==> flow/design.v <==
module MultiCycle_Controller(
input [1:0]  cond,
input [1:0]  OP,
input [2:0]  type,
input [3:0]  flags,
input 		 RUN,
input 		 clk,
output reg		 PCWrite,
output reg [1:0] AdrSrc,
output reg		 MemWrite,
output reg		 IRWrite,
output reg [2:0] RegSrc,
output reg		 RegWrite,
output reg	 	 ImmSrc,
output reg		 ALUSrcA,
output reg [1:0] ALUSrcB,
output reg [3:0] ALUControl,
output reg [1:0] ResultSrc
);
reg [2:0] state_counter=3'b000;
reg [3:0] FLAG_REG;
always @(posedge clk)
			begin
				if(RUN==1)
					 begin
						if(state_counter==3'b000)
							begin
								PCWrite=1;
								IRWrite=1;
								ALUSrcA=1;
								AdrSrc=2'b00;
								RegWrite=0;
								ALUControl=4'b0000;
								ALUSrcB=2'b10;
								ResultSrc=2'b10;
								state_counter=state_counter+3'b001;
							end
						else if(state_counter==3'b001)
							begin
								PCWrite=0;
								MemWrite=0;
								IRWrite=0;
								RegWrite=0;
								ALUSrcA=1;
								ALUControl=4'b0000;
								ALUSrcB=2'b10;
								if(OP==2'b11)  
									begin
										if(type==3'b000) 
										begin
											RegSrc=3'b000;
										end
										else if(type==3'b001) 
										begin
											RegSrc=3'b001;
										end
										else if(type==3'b011) 
										begin
											RegSrc=3'b000;
										end
										else if(type==3'b100) 
										begin
											RegSrc=3'b000;
										end
										else if(type==3'b101) 
										begin
											RegSrc=3'b000;
										end
										else if(type==3'b110) 
										begin
											RegSrc=3'b000;
										end
										else if(type==3'b010) 
										begin
											RegSrc=3'b101;
										end
									end
								else if(OP==2'b00)  
									begin
										RegSrc=3'b100;
									end
								else if(OP==2'b01)  
									begin
										RegSrc=3'b100;
									end
								else if(OP==2'b10)  
									begin
									if(type[2:1]==2'b10) 
										begin
										RegSrc=3'b110;
										end
									else  
										begin
										RegSrc=3'b100;
										end
									end	
								state_counter=state_counter+3'b001;
							end
						else if(state_counter==3'b010)  
							begin
							if(OP==2'b00) 
								begin
									ALUSrcA=0;
									case(type)
											3'b000: ALUControl=4'b0000;  
											3'b010: ALUControl=4'b0001;  
											3'b100: ALUControl=4'b0010;  
											3'b101: ALUControl=4'b0011;  
											3'b110: ALUControl=4'b0100;  
											3'b111: ALUControl=4'b0101;  
									endcase
									ALUSrcB=2'b00;
									RegSrc=3'b100;
									ResultSrc=2'b10;
									RegWrite=0;
									FLAG_REG=flags;  
									state_counter=state_counter+3'b001;
								end
							else if(OP==2'b01) 
								begin
									ALUSrcA=0;
									case(type)
											3'b000: ALUControl=4'b0110;  
											3'b001: ALUControl=4'b0111;  
											3'b010: ALUControl=4'b1000;  
											3'b011: ALUControl=4'b1010;  
											3'b100: ALUControl=4'b1001;  
									endcase
									ALUSrcB=2'b00;
									RegSrc=3'b100;
									ResultSrc=2'b10;
									RegWrite=0;
									FLAG_REG=flags;
									state_counter=state_counter+3'b001;
								end
							else if(OP==2'b10) 
								begin
									case(type[2:1])
									2'b00: 
										begin
											ImmSrc=0;
											ALUSrcB=2'b01;
											ALUSrcA=0;
											ALUControl=4'b0000;
											state_counter=state_counter+3'b001;
										end
									2'b01: 
										begin
											ImmSrc=1;
											ALUSrcB=2'b01;
											ResultSrc=2'b11;
											RegWrite=1;
											state_counter=3'b000; 
										end
									2'b10: 
										begin
											ImmSrc=0;
											ALUSrcB=2'b01;
											ALUSrcA=0;
											ALUControl=4'b0000;
											state_counter=state_counter+3'b001;
										end
									endcase
								end
							else if(OP==2'b11) 
									begin
										case(type)
										3'b000:  
										begin
											PCWrite=1;
											ALUSrcA=0;
											ALUControl=4'b0000;
											ALUSrcB=2'b01;
											ResultSrc=2'b10;
											state_counter=3'b000;
										end
										3'b001:  
										begin
											PCWrite=1;
											ALUSrcA=0;
											ALUControl=4'b0000;
											ALUSrcB=2'b01;
											ResultSrc=2'b10;
											RegWrite=1;
											state_counter=3'b000;
										end
										3'b011:  
										begin
										if(FLAG_REG[2]==1)
										begin
											PCWrite=1;
										end
										else
										begin
										PCWrite=0;
										end
										ALUSrcA=0;
										ALUControl=4'b0000;
										ALUSrcB=2'b01;
										ResultSrc=2'b10;
										state_counter=3'b000;
										end
										3'b100:  
										begin
										if(FLAG_REG[2]==0)
										begin
											PCWrite=1;
										end
										else
										begin
										PCWrite=0;
										end
										ALUSrcA=0;
										ALUControl=4'b0000;
										ALUSrcB=2'b01;
										ResultSrc=2'b10;
										state_counter=3'b000;
										end
										3'b101:  
										begin
										if(FLAG_REG[1]==1)
												begin
													PCWrite=1;
												end
										else
												begin
													PCWrite=0;
												end
										ALUSrcA=0;
										ALUControl=4'b0000;
										ALUSrcB=2'b01;
										ResultSrc=2'b10;
										state_counter=3'b000;
										end
										3'b110:  
										begin
										if(FLAG_REG[1]==0)
												begin
													PCWrite=1;
												end
										else
												begin
													PCWrite=0;
												end
											ALUSrcA=0;
											ALUControl=4'b0000;
											ALUSrcB=2'b01;
											ResultSrc=2'b10;
											state_counter=3'b000;
										end
										3'b010:  
										begin
											ALUSrcB=2'b00;
											ResultSrc=2'b11;
											PCWrite=1;
											state_counter=3'b000;
										end
										3'b111:  
										begin
											state_counter=3'b000;
										end
										endcase
									end
							end 
							else if(state_counter==3'b011)  
							begin
								if(OP[1]==1'b0)
								begin
									ResultSrc=2'b00;
									RegWrite=1;
									state_counter=3'b000; 
								end
								else if(OP==2'b10)
								begin
									if(type[2:1]==2'b10) 
											begin
											ResultSrc=2'b00;
											AdrSrc=2'b01;
											MemWrite=1;
											state_counter=3'b000;  
											end
									else if(type[2:1]==2'b00)  
											begin
												ResultSrc=2'b00;
												AdrSrc=2'b01;
												MemWrite=0;
												state_counter=state_counter+3'b001; 
											end
								end
							end
							else if(state_counter==3'b100)  
							begin
							ResultSrc=2'b01;
							RegWrite=1;
							state_counter=3'b000;  
							end
					 end 
	end 
endmodule
**Step by step through the tools: MultiCycle_Controller**

What the tools print for MultiCycle_Controller, step after step.
Lines are those of the file above, counted from 1.
Operators: Yosys type, input widths -> output width; for muxes data width and select width s.
Library cell names are shortened.
A cell with - has no value.

- Top: MultiCycle_Controller
- Clock: clk
- Library: sky130hd
- Timing corner: tt_025C_1v80

**After elaboration**

Source: Yosys, flattened and elaborated, memories not mapped. Widths are those after wreduce. Registers that Yosys merges into a memory's read port (data or address) are not register bits. Print and check cells do not count. Equal cells are merged and count once.

- Register bits: 25
- Input port bits: 13
- Output and inout bits: 19
- Cells after elaboration: 173

- Add/subtract/negate cells: 1
- Equal/unequal tests: 22
- Muxes and demuxes: 106
- Bitwise gates (word level): 4
- Reduce/logical cells: 27

Operators with widths:

| cell | count |
|---|---|
| $mux 3 | 31 |
| $mux 2 | 27 |
| $mux 1 | 32 |
| $pmux 4 s6 | 1 |
| $mux 4 | 6 |
| $pmux 4 s5 | 1 |
| $eq 3x3->1 const B | 5 |
| $reduce_bool 2->1 | 6 |
| $eq 3x2->1 const B | 4 |
| $reduce_and 6->1 | 2 |
| $pmux 2 s3 | 2 |
| $ne 9x9->1 const B | 1 |
| $ne 8x7->1 const B | 1 |
| $reduce_and 8->1 | 1 |
| $reduce_or 8->1 | 1 |
| $pmux 4 s2 | 1 |
| $ne 7x3->1 const B | 1 |
| $ne 7x5->1 const B | 1 |
| $reduce_and 7->1 | 1 |
| $reduce_or 7->1 | 1 |
| $eq 2x2->1 const B | 3 |
| $reduce_or 2->1 | 3 |
| $eq 3x1->1 const B | 2 |
| $logic_not 3->1 | 2 |
| $reduce_bool 3->1 | 2 |
| $reduce_or 3->1 | 2 |
| $ne 6x6->1 const B | 1 |
| $reduce_or 6->1 | 1 |

Other operator kinds: 11; their cells: 18.

**Depth**

Yosys ltp: most cells in a row. Word level: on the elaborated netlist, between registers, memories and ports. Mapped: between sequential cells and ports; inverters and the memories' decode and read muxes count.

- Depth in word-level cells: 10
- ABC_AREA: 0
- Depth in mapped cells: 7
- Depth with buffers taken out: 7

**After synthesis**

Yosys stat after the flow's synthesis: flattened, memories mapped to cells. It holds for the ABC_AREA given above (unset counts as 0); a run with the other value may have another netlist.
The area totals of this step are shown rounded.

- Mapped cells: 167
- Cell area after synthesis: 1590 um2
- Sequential area: 691 um2
- Flip-flops: 23
- Buffers: 11

Cell types:

| cell | count | area in all (um2) |
|---|---|---|
| edfxtp_1 | 23 | 690.662 |
| ha_1 | 11 | 137.632 |
| a21oi_1 | 13 | 65.062 |
| nor2_1 | 17 | 63.811 |
| a211oi_1 | 7 | 52.55 |
| nand2_1 | 13 | 48.797 |
| nand2b_1 | 7 | 43.792 |
| nor2b_1 | 6 | 37.536 |
| o21ai_0 | 7 | 35.034 |
| inv_1 | 9 | 33.782 |
| and3_1 | 4 | 25.024 |
| mux2_2 | 2 | 22.522 |
| buf_2 | 4 | 20.019 |
| nand3_1 | 4 | 20.019 |
| o311a_1 | 2 | 20.019 |
| a221oi_2 | 1 | 15.014 |
| clkbuf_1 | 4 | 15.014 |
| nor3_1 | 3 | 15.014 |

Not listed: further types 26, cells in them 30.

**Path before layout**

Path of least setup slack by OpenSTA after synthesis, without wires, with an ideal clock, recovery checks aside; 20% of the period is set as input and as output delay. Where synthesis merged equal registers, the netlist keeps one of their names.

- Kind: flip-flop to flip-flop
- Start point: register state_counter[0]
- End point: register ALUControl[0]
- Clock period: 2280 ps
- Setup time: 361 ps
- Time at the first pin: 0 ps
- Arrival time: 1659 ps
- Required time: 1919 ps
- Path slack: 260 ps
- Delay of the path: 2020 ps
- Stages on the path: 8
- Path buffers: 0
- Period reached after synthesis: 2020 ps

"delay of the path" is the arrival time less input delay plus setup time.
"stages on the path": output pins that drive a net of the path, with the launching flip-flop's if there is one; two outputs of one cell count as two.
"period reached after synthesis" is the clock period less the worst setup slack; recovery checks do not enter. This is arithmetic on one report: input and output delays are still those of the set period (20% each).
Between the ends stands the longest chain of elaborated cells between them, by number of cells; it is not shown to be the way that was timed. Of several equally long chains one is given.
Each line given opens the expression or statement behind the cell; cells for indexed reads and writes are added by Yosys, which also makes memories of some case tables.
A register here has more assigning lines than the two given.

- Cells stage by stage: edfxtp_1 > inv_1 > ha_1 > o21ai_2 > inv_2 > nor2_1 > and3_1 > nor3_1
- Length of the longest elaborated chain: 2
- Elaborated cells on any way between the ends: 5
- RTL lines with such cells: 3
- Those cells by class: eq/ne: 2; mux: 1; reduce/logical: 2

RTL lines, path post-synthesis:

| what | RTL line | source |
|---|---|---|
| from (decl) | 20 | `reg [2:0] state_counter=3'b000;` |
| from (assign) | 36 | `state_counter=state_counter+3'b001;` |
| from (assign) | 97 | `state_counter=state_counter+3'b001;` |
| $eq 3x2->1 | 99 | `else if(state_counter==3'b010)` |
| $mux 4 | 99 |  |
| to (assign) | 105 | `3'b000: ALUControl=4'b0000;` |
| to (assign) | 106 | `3'b010: ALUControl=4'b0001;` |
| to (decl) | 17 | `output reg [3:0] ALUControl,` |

**Worst path after layout**

Path of least setup slack in the final report of record 2 (OpenROAD, finished layout, wires in). Where an end is a register, its clock arrival counts in the times.
The path's times are printed in steps of 10 ps; the period is the one set.

- Kind: flip-flop to flip-flop
- Start point: register state_counter[0]
- End point: register state_counter[1]
- Clock period: 2140 ps
- Setup time: 230 ps
- Time at the first pin: 270 ps
- Arrival time: 1940 ps
- Required time: 2180 ps
- Path slack: 240 ps
- Stages on the path: 7
- Path buffers: 0

Between the ends stands the longest chain of elaborated cells between them, by number of cells; it is not shown to be the way that was timed. Of several equally long chains one is given.
A register here has more assigning lines than the two given.
Only ways into the end's enable, where the timed path ends, are counted here.

- Cells stage by stage: edfxtp_1 > inv_2 > ha_4 > or4b_4 > o21ai_2 > a21oi_1 > o311a_4
- Length of the longest elaborated chain: 3
- Elaborated cells on any way between the ends: 11
- RTL lines with such cells: 5
- Those cells by class: eq/ne: 8; reduce/logical: 3

RTL lines, path after layout:

| what | RTL line | source |
|---|---|---|
| from (decl) | 20 | `reg [2:0] state_counter=3'b000;` |
| from (assign) | 36 | `state_counter=state_counter+3'b001;` |
| from (assign) | 97 | `state_counter=state_counter+3'b001;` |
| $logic_not 3->1 | 26 | `if(state_counter==3'b000)` |
| $ne 7x3->1 | - |  |
| $reduce_and 6->1 | - |  |
| to (assign) | 36 |  |
| to (assign) | 97 |  |
| to (decl) | 20 |  |

# Flow runs of MultiCycle_Controller

Top module MultiCycle_Controller; platform sky130hd; tools Yosys and OpenROAD; 2 stored runs in no particular order. Input and output delays are each 20% of the period that was set; the output load is 0.01 pF.
"achieved clock period" is the run's clock period less its worst setup slack. It is reckoned from that one timing run; input and output delays stay at 20% of the period that was set.
"total power of the final layout" is the tool's figure for a default switching activity; nothing was simulated.
Measured values are rounded.
Settings: n/a = not set for that run.
Among the results, n/a means that no value is shown for the run.

| name | record 1 | record 2 |
|---|---|---|
| period_ns | 1.46 | 2.14 |
| CORE_UTILIZATION | 66 | 29 |
| SETUP_SLACK_MARGIN | 0.38 | 0.32 |
| CORE_ASPECT_RATIO | 1.0 | 1.39 |
| CORE_MARGIN | 8 | 2 |
| CELL_PAD_IN_SITES_GLOBAL_PLACEMENT | 0 | n/a |
| CELL_PAD_IN_SITES_DETAIL_PLACEMENT | 2 | 1 |
| CTS_CLUSTER_SIZE | 10 | n/a |
| MIN_ROUTING_LAYER | met1 | n/a |
| CAP_MARGIN | 20 | 30 |
| SLEW_MARGIN | 20 | 20 |
| PLACE_DENSITY_LB_ADDON | n/a | 0.29 |
| GPL_ROUTABILITY_DRIVEN | n/a | 1 |
| CTS_CLUSTER_DIAMETER | n/a | 41 |
| netlist area reported by Yosys (um2) | n/a | 1590 |
| die footprint (um2) | n/a | 6090 |
| standard-cell area after layout (um2) | n/a | 2440 |
| utilization in the final report | n/a | 0.467 |
| smallest setup slack (ps) | n/a | 240 |
| post-route worst hold slack (ps) | n/a | 709 |
| total power of the final layout (µW) | n/a | 1480 |
| achieved clock period (ps) | n/a | 1900 |

Record 1: did not finish, placement stopped with DPL-0038
